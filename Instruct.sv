==> flow/design.v <==
parameter Instruct1 = 32'h 03_02_00_01;  
parameter Instruct2 = 32'h 06_03_00_0a;  
parameter Instruct3 = 32'h 10_10_0a_0b;  
parameter Instruct4 = 32'h 04_04_03_00;  
parameter Instruct5 = 32'h 05_05_02_00;  
parameter Instruct6 = 32'h 07_11_03_08;  
parameter Instruct7 = 32'h 00_06_04_05;  
parameter Instruct8 = 32'h 01_07_11_05;  
parameter Instruct9 = 32'h 02_08_05_04;  
parameter Instruct10 = 32'h 12_0a_01_00; 
parameter Instruct11 = 32'h 11_12_0a_01; 
parameter Instruct12 = 32'h 13_0b_07_08; 
parameter Instruct13 = 32'h FF_00_00_00;  
module InstructionMemory(clk, bus, addr, nRead, nReset);
input logic clk, nRead, nReset;
input logic [15:0] addr;
inout logic [255:0] bus;  
logic [31:0]InstructMemory[13];
logic [255:0] port;
logic on_bus;
assign bus = on_bus ? port : 'z;
always_ff @(negedge clk or negedge nReset)
begin
    if (~nReset)  
    begin
        port <= 0;
        on_bus <= 0;
        InstructMemory[0] <= Instruct1;  	
        InstructMemory[1] <= Instruct2;  	
        InstructMemory[2] <= Instruct3;
        InstructMemory[3] <= Instruct4;	
        InstructMemory[4] <= Instruct5;
        InstructMemory[5] <= Instruct6;
        InstructMemory[6] <= Instruct7;
        InstructMemory[7] <= Instruct8;
        InstructMemory[8] <= Instruct9;
        InstructMemory[9] <= Instruct10;
        InstructMemory[10] <= Instruct11;
        InstructMemory[11] <= Instruct12;
        InstructMemory[12] <= Instruct13;
    end
    else if(addr[15:12] == rom_en)  
    begin
        if(~nRead) begin
            port <= InstructMemory[addr[11:0]];
            on_bus <= 1;  
        end else
            on_bus <= 0;  
    end
    else  
       on_bus <= 0;
end
endmodule
### Step by step through the tools: InstructionMemory

The steps from the RTL of InstructionMemory to its reports follow in flow order.
Lines are those of the file above, counted from 1.
Library cell names are shortened.
Not given: --

| set-up | value |
|---|---|
| top module | InstructionMemory |
| clock | clk |
| cell library | sky130hd |
| timing corner | tt_025C_1v80 |

### Word level

Counts by Yosys on the flattened word-level netlist (proc, flatten, opt, wreduce). Print and check cells are left out. Cells with the same type and inputs are merged into one.

| storage and ports | value |
|---|---|
| register bits after elaboration | 33 |
| bits in latches | 0 |
| RAM bits | 0 |
| bits in read-only memories | 0 |
| clocked read ports x word width | 0 |
| memory cells | 0 |
| input bits | 19 |
| output and inout port bits | 256 |
| cells after elaboration | 22 |

| operators by class | value |
|---|---|
| $add $sub $neg | 0 |
| $mul | 0 |
| divide/modulo/power cells | 0 |
| $lt $le $gt $ge | 0 |
| equality and inequality tests | 13 |
| shift-type cells | 0 |
| multiplexer cells | 4 |
| bitwise gates (word level) | 1 |
| reductions and logical operators | 2 |

Operators by type and width:

| cell | number |
|---|---|
| case mux 32 bit (select 13 bit) | 1 |
| two-way mux 256 bit | 1 |
| equality test 4 bit with constant B | 5 |
| equality test 4 x 3 -> 1 bit with constant B | 4 |
| equality test 4 x 2 -> 1 bit with constant B | 2 |
| equality test 4 x 1 -> 1 bit | 1 |
| equality test 4 x 1 -> 1 bit with constant B | 1 |
| zero test 4 bit | 1 |
| AND reduction 2 bit | 1 |
| two-way mux 1 bit | 2 |
| NOT 1 bit | 1 |

### Longest topological paths

Longest topological path by Yosys (ltp), each cell counted once; first at word level (registers and memories cut), then after technology mapping (sequential cells cut; the memories' decode and read muxes count).

| depth | value |
|---|---|
| word-level depth | 2 |
| ABC_AREA | 0 |
| gate-level depth with buffers | 5 |
| depth with buffers taken out | 3 |

### Netlist

The flow's flattened synthesis, as Yosys stat reports it; memories are mapped. The netlist is that of the ABC_AREA named above (0 if unset); the other value can give another one.
Totals and module areas in this step are rounded.

Cell types:

| cell | number | total area (sq um) |
|---|---|---|
| buf_4 | 237 | 1.78E+03 |
| dfrtn_1 | 19 | 475.456 |
| nand2_1 | 18 | 67.565 |
| o21ai_0 | 12 | 60.058 |
| nor2_1 | 11 | 41.29 |
| a31oi_1 | 6 | 37.536 |
| a21oi_1 | 6 | 30.029 |
| nor3b_1 | 4 | 30.029 |
| clkbuf_1 | 7 | 26.275 |
| nor2b_1 | 4 | 25.024 |
| a21o_1 | 3 | 22.522 |
| xnor2_1 | 2 | 17.517 |
| o41ai_2 | 1 | 16.266 |
| nand4_1 | 2 | 12.512 |
| nor4_2 | 1 | 12.512 |
| buf_6 | 1 | 11.261 |
| or4_4 | 1 | 11.261 |
| buf_2 | 2 | 10.01 |

Not listed: further types 14, cells in them 15.

| mapped netlist | value |
|---|---|
| standard cells after synthesis | 352 |
| chip area (Yosys) | 2800 sq um |
| area of sequential cells | 480 sq um |
| mapped flip-flops | 19 |
| buffers | 248 |

Subject: flow runs of InstructionMemory

Hi,

Below are 2 stored runs of the flow (Yosys, OpenROAD; platform sky130hd) on InstructionMemory, each with its settings and what was measured, unordered. Constraints: input delay and output delay 20% of the set period each, output load 0.01 pF.
"overall power" is the tool's figure for a default switching activity; nothing was simulated.
Measured values are rounded.

## Entry A

==> flow/run.sh <==
#!/bin/bash
# the make line also repeats the synthesis and layout settings of config.mk as NAME=value (left out here)
make -C /OpenROAD-flow-scripts/flow DESIGN_CONFIG=/design/flow/config.mk WORK_HOME=/design/flow/orfs CLKGATE_MAP_FILE= finish
==> flow/config.mk <==
export PLATFORM = sky130hd
export DESIGN_NAME = InstructionMemory
export DESIGN_NICKNAME = InstructionMemory
export VERILOG_FILES = /design/flow/design.v
export SDC_FILE = /design/flow/constraint.sdc
export NUM_CORES = 4
export LEC_CHECK = 0
export ABC_AREA = 0
export CAP_MARGIN = 20
export CORE_ASPECT_RATIO = 1.36
export CORE_MARGIN = 2
export CORE_UTILIZATION = 50
export CTS_CLUSTER_SIZE = 81
export GPL_ROUTABILITY_DRIVEN = 1
export HOLD_SLACK_MARGIN = 0.01
export MAX_ROUTING_LAYER = met5
export PLACE_DENSITY_LB_ADDON = 0.23
export SLEW_MARGIN = 5
==> flow/constraint.sdc <==
create_clock -name core_clock -period 2.65 [get_ports {clk}]
set_input_delay 0.5300 -clock core_clock [delete_from_list [all_inputs] [get_ports {clk}]]
set_output_delay 0.5300 -clock core_clock [all_outputs]
set_load 0.01 [all_outputs]

Entry A: no results, placement failed with PPL-0024

## Entry B

==> flow/run.sh <==
#!/bin/bash
# the make line also repeats the synthesis and layout settings of config.mk as NAME=value (left out here)
make -C /OpenROAD-flow-scripts/flow DESIGN_CONFIG=/design/flow/config.mk WORK_HOME=/design/flow/orfs CLKGATE_MAP_FILE= finish
==> flow/config.mk <==
export PLATFORM = sky130hd
export DESIGN_NAME = InstructionMemory
export DESIGN_NICKNAME = InstructionMemory
export VERILOG_FILES = /design/flow/design.v
export SDC_FILE = /design/flow/constraint.sdc
export NUM_CORES = 4
export LEC_CHECK = 0
export ABC_AREA = 1
export CAP_MARGIN = 20
export CORE_MARGIN = 4
export CORE_UTILIZATION = 38
export GPL_ROUTABILITY_DRIVEN = 1
export PLACE_DENSITY = 0.9
export SLEW_MARGIN = 20
export TNS_END_PERCENT = 75
==> flow/constraint.sdc <==
create_clock -name core_clock -period 3.9 [get_ports {clk}]
set_input_delay 0.7800 -clock core_clock [delete_from_list [all_inputs] [get_ports {clk}]]
set_output_delay 0.7800 -clock core_clock [all_outputs]
set_load 0.01 [all_outputs]

| result of entry B | value |
|---|---|
| lowest hold slack | 0.46 ns |
| utilization of the finished layout | 32% |
| synthesized cell area | 2800 sq um |
| overall die area | 8700 sq um |
| standard-cell area of the final layout | 2200 sq um |
| setup slack of the worst path | 0.19 ns |
| overall power | 540 uW |
| total negative setup slack | 0.000 ns |

Regards
